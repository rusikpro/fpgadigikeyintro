==> flow/design.v <==
module button_debounce #(
    parameter integer CLK_HZ        = 12_000_000,  
    parameter integer DEBOUNCE_MS   = 20
) (
    input wire  clk,
    input wire  noisy,
    output reg  clean
);
    localparam integer CTR_MAX = (CLK_HZ / 1000) * DEBOUNCE_MS;
    reg [17:0] counter = 0;
    reg prev = 0;
    always @ (posedge clk) begin
        if (noisy != prev) begin
            prev <= noisy;
            counter <= 0;
        end else if (counter < CTR_MAX) begin
            counter <= counter + 1;
        end else begin
            clean <= prev;
        end
    end
endmodule
module fsm_mealy (
    input               clk,
    input               rst_btn,
    input               go_btn,
    output  reg [3:0]   led,
    output  reg         done_sig,
);
    localparam STATE_IDLE       = 2'd0;
    localparam STATE_COUNTING   = 2'd1;
    localparam MAX_CLK_COUNT    = 24'd1500000 - 1;
    localparam MAX_LED_COUNT    = 4'hF;
    wire rst;
    wire go;
    reg         div_clk;
    reg [1:0]   state = STATE_IDLE;
    reg [23:0]  clk_count;
    reg         div_clk_prev;
    wire        div_clk_posedge;
    assign rst_raw  = ~rst_btn;
    assign go_raw   = ~go_btn;
    wire debounced_go;
    wire debounced_rst;
    button_debounce #(
        .CLK_HZ(12_000_000),
        .DEBOUNCE_MS(20)
    ) db_go (
        .clk(clk),
        .noisy(go_raw),
        .clean(debounced_go)
    );
    button_debounce #(
        .CLK_HZ(12_000_000),
        .DEBOUNCE_MS(20)
    ) db_rst (
        .clk(clk),
        .noisy(rst_raw),
        .clean(debounced_rst)
    );
    reg last_go = 1'b0;
    reg last_rst = 1'b0;
    wire rst = debounced_rst & ~last_rst;
    wire go = debounced_go & ~last_go;
    always @ (posedge clk) begin
        last_go <= debounced_go;
        last_rst <= debounced_rst;
    end
    always @ (posedge clk or posedge rst) begin
        if (rst == 1'b1) begin
            clk_count <= 24'b0;
        end else if (clk_count == MAX_CLK_COUNT) begin
            clk_count <= 24'b0;
            div_clk <= ~div_clk;
        end else begin
            clk_count <= clk_count + 1;
        end
    end
    always @ (posedge clk or posedge rst) begin
        if (rst == 1'b1) begin
            div_clk_prev <= 1'b0;
        end else begin
            div_clk_prev <= div_clk;
        end
    end
    assign div_clk_posedge = (div_clk == 1'b1) && (div_clk_prev == 1'b0);
    always @ (posedge clk or posedge rst) begin
        if (rst == 1'b1) begin
            state <= STATE_IDLE;
        end else begin
            if (go == 1'b1 && state == STATE_IDLE) begin
                state <= STATE_COUNTING;
            end
            if (div_clk_posedge) begin
                case (state)
                    STATE_IDLE: begin
                        done_sig <= 1'b0;
                    end
                    STATE_COUNTING: begin
                        if (led == MAX_LED_COUNT) begin
                            done_sig <= 1'b1;
                            state <= STATE_IDLE;
                        end
                    end
                    default: state <= STATE_IDLE;
                endcase
            end
        end
    end
    always @ (posedge clk or posedge rst) begin
        if (rst == 1'b1) begin
            led <= 4'd0;
        end else begin
            if (div_clk_posedge) begin
                if (state == STATE_COUNTING) begin
                    led <= led + 1;
                end else begin
                    led <= 4'd0;
                end
            end
        end
    end
endmodule
# Reports on fsm_mealy
# Tool output for the design above, in the order of the flow.
# Line numbers count from 1 in the design file above.
# Not given: -
[design]
top = "fsm_mealy"
clk_port = "clk"
lib = "sky130hd"
corner = "tt_025C_1v80"

# Elaborated design
# Yosys after proc, flatten, opt, wreduce and memory -nomap, before mapping. Memory bits, and registers merged into a memory's read port (data or address), are not among the register bits. Print and check cells are not counted. Equal cells are merged and count once.
[op_classes]
n_div = 0
n_reduce_logical = 8
n_mul = 0
addsub = 4
shifts = 0
n_eq = 6
n_cmp = 2
n_logic = 13
n_mux = 8
[op_table]
columns = ["op", "n"]
rows = [
  ["18-bit by 1-bit adder with 18-bit output (second input constant)", 2],
  ["18-bit less-than comparator (second input constant)", 2],
  ["24-bit by 1-bit adder with 24-bit output (second input constant)", 1],
  ["24-bit by 21-bit == test with 1-bit output (second input constant)", 1],
  ["24-bit two-way mux", 1],
  ["1-bit NOT", 11],
  ["2-bit AND reduction", 3],
  ["2-bit two-way mux", 3],
  ["4-bit by 1-bit adder with 4-bit output (second input constant)", 1],
  ["4-bit == test (second input constant)", 1],
  ["4-bit AND reduction", 1],
  ["2-bit case mux with 2-bit select", 1],
  ["4-bit two-way mux", 1],
  ["1-bit != test", 2],
  ["1-bit AND", 2],
  ["1-bit logical AND", 2],
  ["2-bit by 1-bit == test with 1-bit output (second input constant)", 1],
  ["2-bit != test (second input constant)", 1],
  ["2-bit zero test", 1],
  ["2-bit nonzero test", 1],
  ["1-bit case mux with 2-bit select", 1],
  ["1-bit two-way mux", 1],
]
[bits]
mem_bits_ro = 0
input_bits = 3
elab_cells = 55
ff_bits = 75
clocked_rd_ports_x_width = 0
latch_bits = 0
out_inout_bits = 5
mem_bits_rw = 0
n_memories = 0

# Longest topological paths
# Yosys ltp: most cells in a row. Word level: on the elaborated netlist, between registers, memories and ports. Mapped: between sequential cells and ports; inverters and the memories' decode and read muxes count.
[depth]
depth_word = 7
ABC_AREA = 0
ltp_mapped = 7

# Mapped cells and area
# The flow's flattened synthesis, as Yosys stat reports it; memories are mapped. The netlist is that of the ABC_AREA named above (0 if unset); the other value can give another one.
[by_type]
columns = ["cell", "n", "area_total_um2"]
rows = [
  ["sky130_fd_sc_hd__dfrtp_1", 31, 775.744],
  ["sky130_fd_sc_hd__dfxtp_1", 38, 760.73],
  ["sky130_fd_sc_hd__xor2_1", 31, 271.51],
  ["sky130_fd_sc_hd__nor2_1", 51, 191.434],
  ["sky130_fd_sc_hd__edfxtp_1", 6, 180.173],
  ["sky130_fd_sc_hd__xnor2_1", 14, 122.618],
  ["sky130_fd_sc_hd__nand3_1", 19, 95.091],
  ["sky130_fd_sc_hd__o21ai_0", 19, 95.091],
  ["sky130_fd_sc_hd__nand4_1", 15, 93.84],
  ["sky130_fd_sc_hd__nand2_1", 18, 67.565],
  ["sky130_fd_sc_hd__and3_1", 9, 56.304],
  ["sky130_fd_sc_hd__ha_1", 4, 50.048],
  ["sky130_fd_sc_hd__o211ai_1", 6, 45.043],
  ["sky130_fd_sc_hd__a21oi_1", 8, 40.038],
  ["sky130_fd_sc_hd__and2_1", 6, 37.536],
  ["sky130_fd_sc_hd__inv_1", 10, 37.536],
  ["sky130_fd_sc_hd__nand2b_1", 6, 37.536],
  ["sky130_fd_sc_hd__o2111ai_1", 4, 35.034],
]
# Other cell types: 23; their cells: 54.
[mapped]
n_buf = 10
area_um2 = 3385.7
mapped_cells = 349
ff_cells = 75
seqArea_um2 = 1716.6
# The figures by module come from a second, unflattened synthesis with its own total; it is not the netlist above.
[unflattened]
hier_cells = 375
hier_area_um2 = 3593.4
# Each row is one instance without its submodules.
[modules]
columns = ["module", "cells", "mod_area_um2", "seq_area_um2", "n_inst"]
rows = [
  ["button_debounce", 108, 943.4, 420.4, 2],
  ["fsm_mealy", 159, 1706.6, 875.8, 1],
]

# Worst setup path after synthesis
# Source: OpenSTA report_checks on the synthesized netlist (no wires, ideal clock, input and output delay 20% of the period each), path of least setup slack; recovery checks are left aside. Register names are those of the netlist, which keeps one name where synthesis merged equal registers.
[synth_path]
kind = "register -> register"
from = "reg clk_count[16]"
to = "reg div_clk"
clock_period_ps = 2250
launch_ps = 0
arrival_ps = 1620
setup_ps = 295
t_required_ps = 1955
path_slack_ps = 335
delay_ps = 1915
driving_pins = 6
period_less_setup_slack_ps = 1915
# "delay_ps" = arrival - input delay + setup time.
# "driving_pins" counts driving pins, that of a launching flip-flop among them; a cell with two outputs on the path counts twice.
# "period_less_setup_slack_ps" is the clock period less the worst setup slack; recovery checks do not enter. This is arithmetic on one report: input and output delays are still those of the set period (20% each).
# Between the ends stands the longest chain of elaborated cells between them, by number of cells; it is not shown to be the way that was timed. Of several equally long chains one is given.
# A line is the first line of the expression or statement that the cell stems from. Yosys adds cells for indexed reads and writes and turns some case tables into memories.
# At most two assigning lines are given for a register; there are more.
[synth_between]
cell_sequence = "sky130_fd_sc_hd__dfrtp_1 sky130_fd_sc_hd__nor4_1 sky130_fd_sc_hd__nand4_1 sky130_fd_sc_hd__nor4_1 sky130_fd_sc_hd__buf_2 sky130_fd_sc_hd__and2_1"
elab_chain_cells = 2
[synth_rtl]
columns = ["item", "line_no", "source"]
rows = [
  ["from (decl)", 38, "reg [23:0]  clk_count;"],
  ["from (assign)", 71, "clk_count <= 24'b0;"],
  ["from (assign)", 76, "clk_count <= clk_count + 1;"],
  ["24-bit by 21-bit == test with 1-bit output", 72, "end else if (clk_count == MAX_CLK_COUNT) begin"],
  ["2-bit AND reduction", "-", ""],
  ["to (assign)", 74, "div_clk <= ~div_clk;"],
  ["to (decl)", 36, "reg         div_clk;"],
]

# Worst path after layout
# From the final timing report of record 1: the path of least setup slack in the routed layout; clock arrival at registers is part of the times.
# The report prints the path's times to 10 ps; the period is as set.
[layout_path]
kind = "register -> register"
from = "reg db_go.counter[8]"
to = "reg db_go.counter[10]"
setup_ps = 60
arrival_ps = 2120
launch_ps = 340
driving_pins = 7
t_required_ps = 2450
clock_period_ps = 2170
path_slack_ps = 330
# Between the ends stands the longest chain of elaborated cells between them, by number of cells; it is not shown to be the way that was timed. Of several equally long chains one is given.
[layout_between]
cell_sequence = "sky130_fd_sc_hd__dfxtp_1 sky130_fd_sc_hd__a211o_1 sky130_fd_sc_hd__a211oi_2 sky130_fd_sc_hd__buf_4 sky130_fd_sc_hd__nor2_4 sky130_fd_sc_hd__or4_1 sky130_fd_sc_hd__a21oi_1"
elab_chain_cells = 1
[layout_rtl]
columns = ["item", "line_no", "source"]
rows = [
  ["from (decl)", 10, "reg [17:0] counter = 0;"],
  ["from (assign)", 15, "counter <= 0;"],
  ["from (assign)", 17, "counter <= counter + 1;"],
  ["18-bit by 1-bit adder with 18-bit output", 17, ""],
  ["to (assign)", 15, ""],
  ["to (assign)", 17, ""],
  ["to (decl)", 10, ""],
]

# Measured results for fsm_mealy: 2 stored runs of the Yosys and OpenROAD flow on sky130hd. The settings differ; the order carries no meaning. The constraints put input and output delay at 20% of the set period each and load the outputs with 0.01 pF.
# "period_less_ws_ps" = clock period - worst setup slack. The figure is calculated, with input and output delays left at 20% of the set period.
# "worst_setup_path_time_ps": the worst setup path's part of the clock period (all of it between registers, 20% less for each end at a port) less its slack. A launch clock that arrives late makes it longer, a capture clock that arrives late makes it shorter.
# "power.total_mw": no workload was simulated; the value follows from the tool's default switching activity.
# "worst_setup_path_time_ps" is given in steps of 10 ps.

[[run]]
name = "record 1"
[run.settings]
period_ns = 2.17
SETUP_SLACK_MARGIN = 0.24
CAP_MARGIN = 20
CORE_MARGIN = 2
CORE_UTILIZATION = 40
SLEW_MARGIN = 20
[run.results]
power.total_mw = 2.658
dieArea_um2 = 9216.0
fin_ws_ps = 330
final_cell_area_um2 = 3876.2
worst_setup_path_time_ps = 1840
critical_path_type = "register -> register"
util_pct = 47.2
yosys_chip_area_um2 = 3385.7
timing.setup.tns_ps = 0
period_less_ws_ps = 1840

[[run]]
name = "record 2"
[run.settings]
period_ns = 3.44
CORE_UTILIZATION = 52
PLACE_DENSITY_LB_ADDON = 0.27
CELL_PAD_IN_SITES_DETAIL_PLACEMENT = 1
ABC_AREA = 0
GPL_TIMING_DRIVEN = 1
CTS_CLUSTER_SIZE = 84
CTS_CLUSTER_DIAMETER = 23
CAP_MARGIN = 40
SLEW_MARGIN = 30
MIN_ROUTING_LAYER = "met1"
MAX_ROUTING_LAYER = "met4"
CORE_MARGIN = 2
[run.results]
period_less_ws_ps = 2053
fin_ws_ps = 1387
power.total_mw = 1.662
yosys_chip_area_um2 = 3385.7
util_pct = 59.7
final_cell_area_um2 = 3771.1
timing.setup.tns_ps = 0
worst_setup_path_time_ps = 1370
critical_path_type = "register -> output"
dieArea_um2 = 7172.4
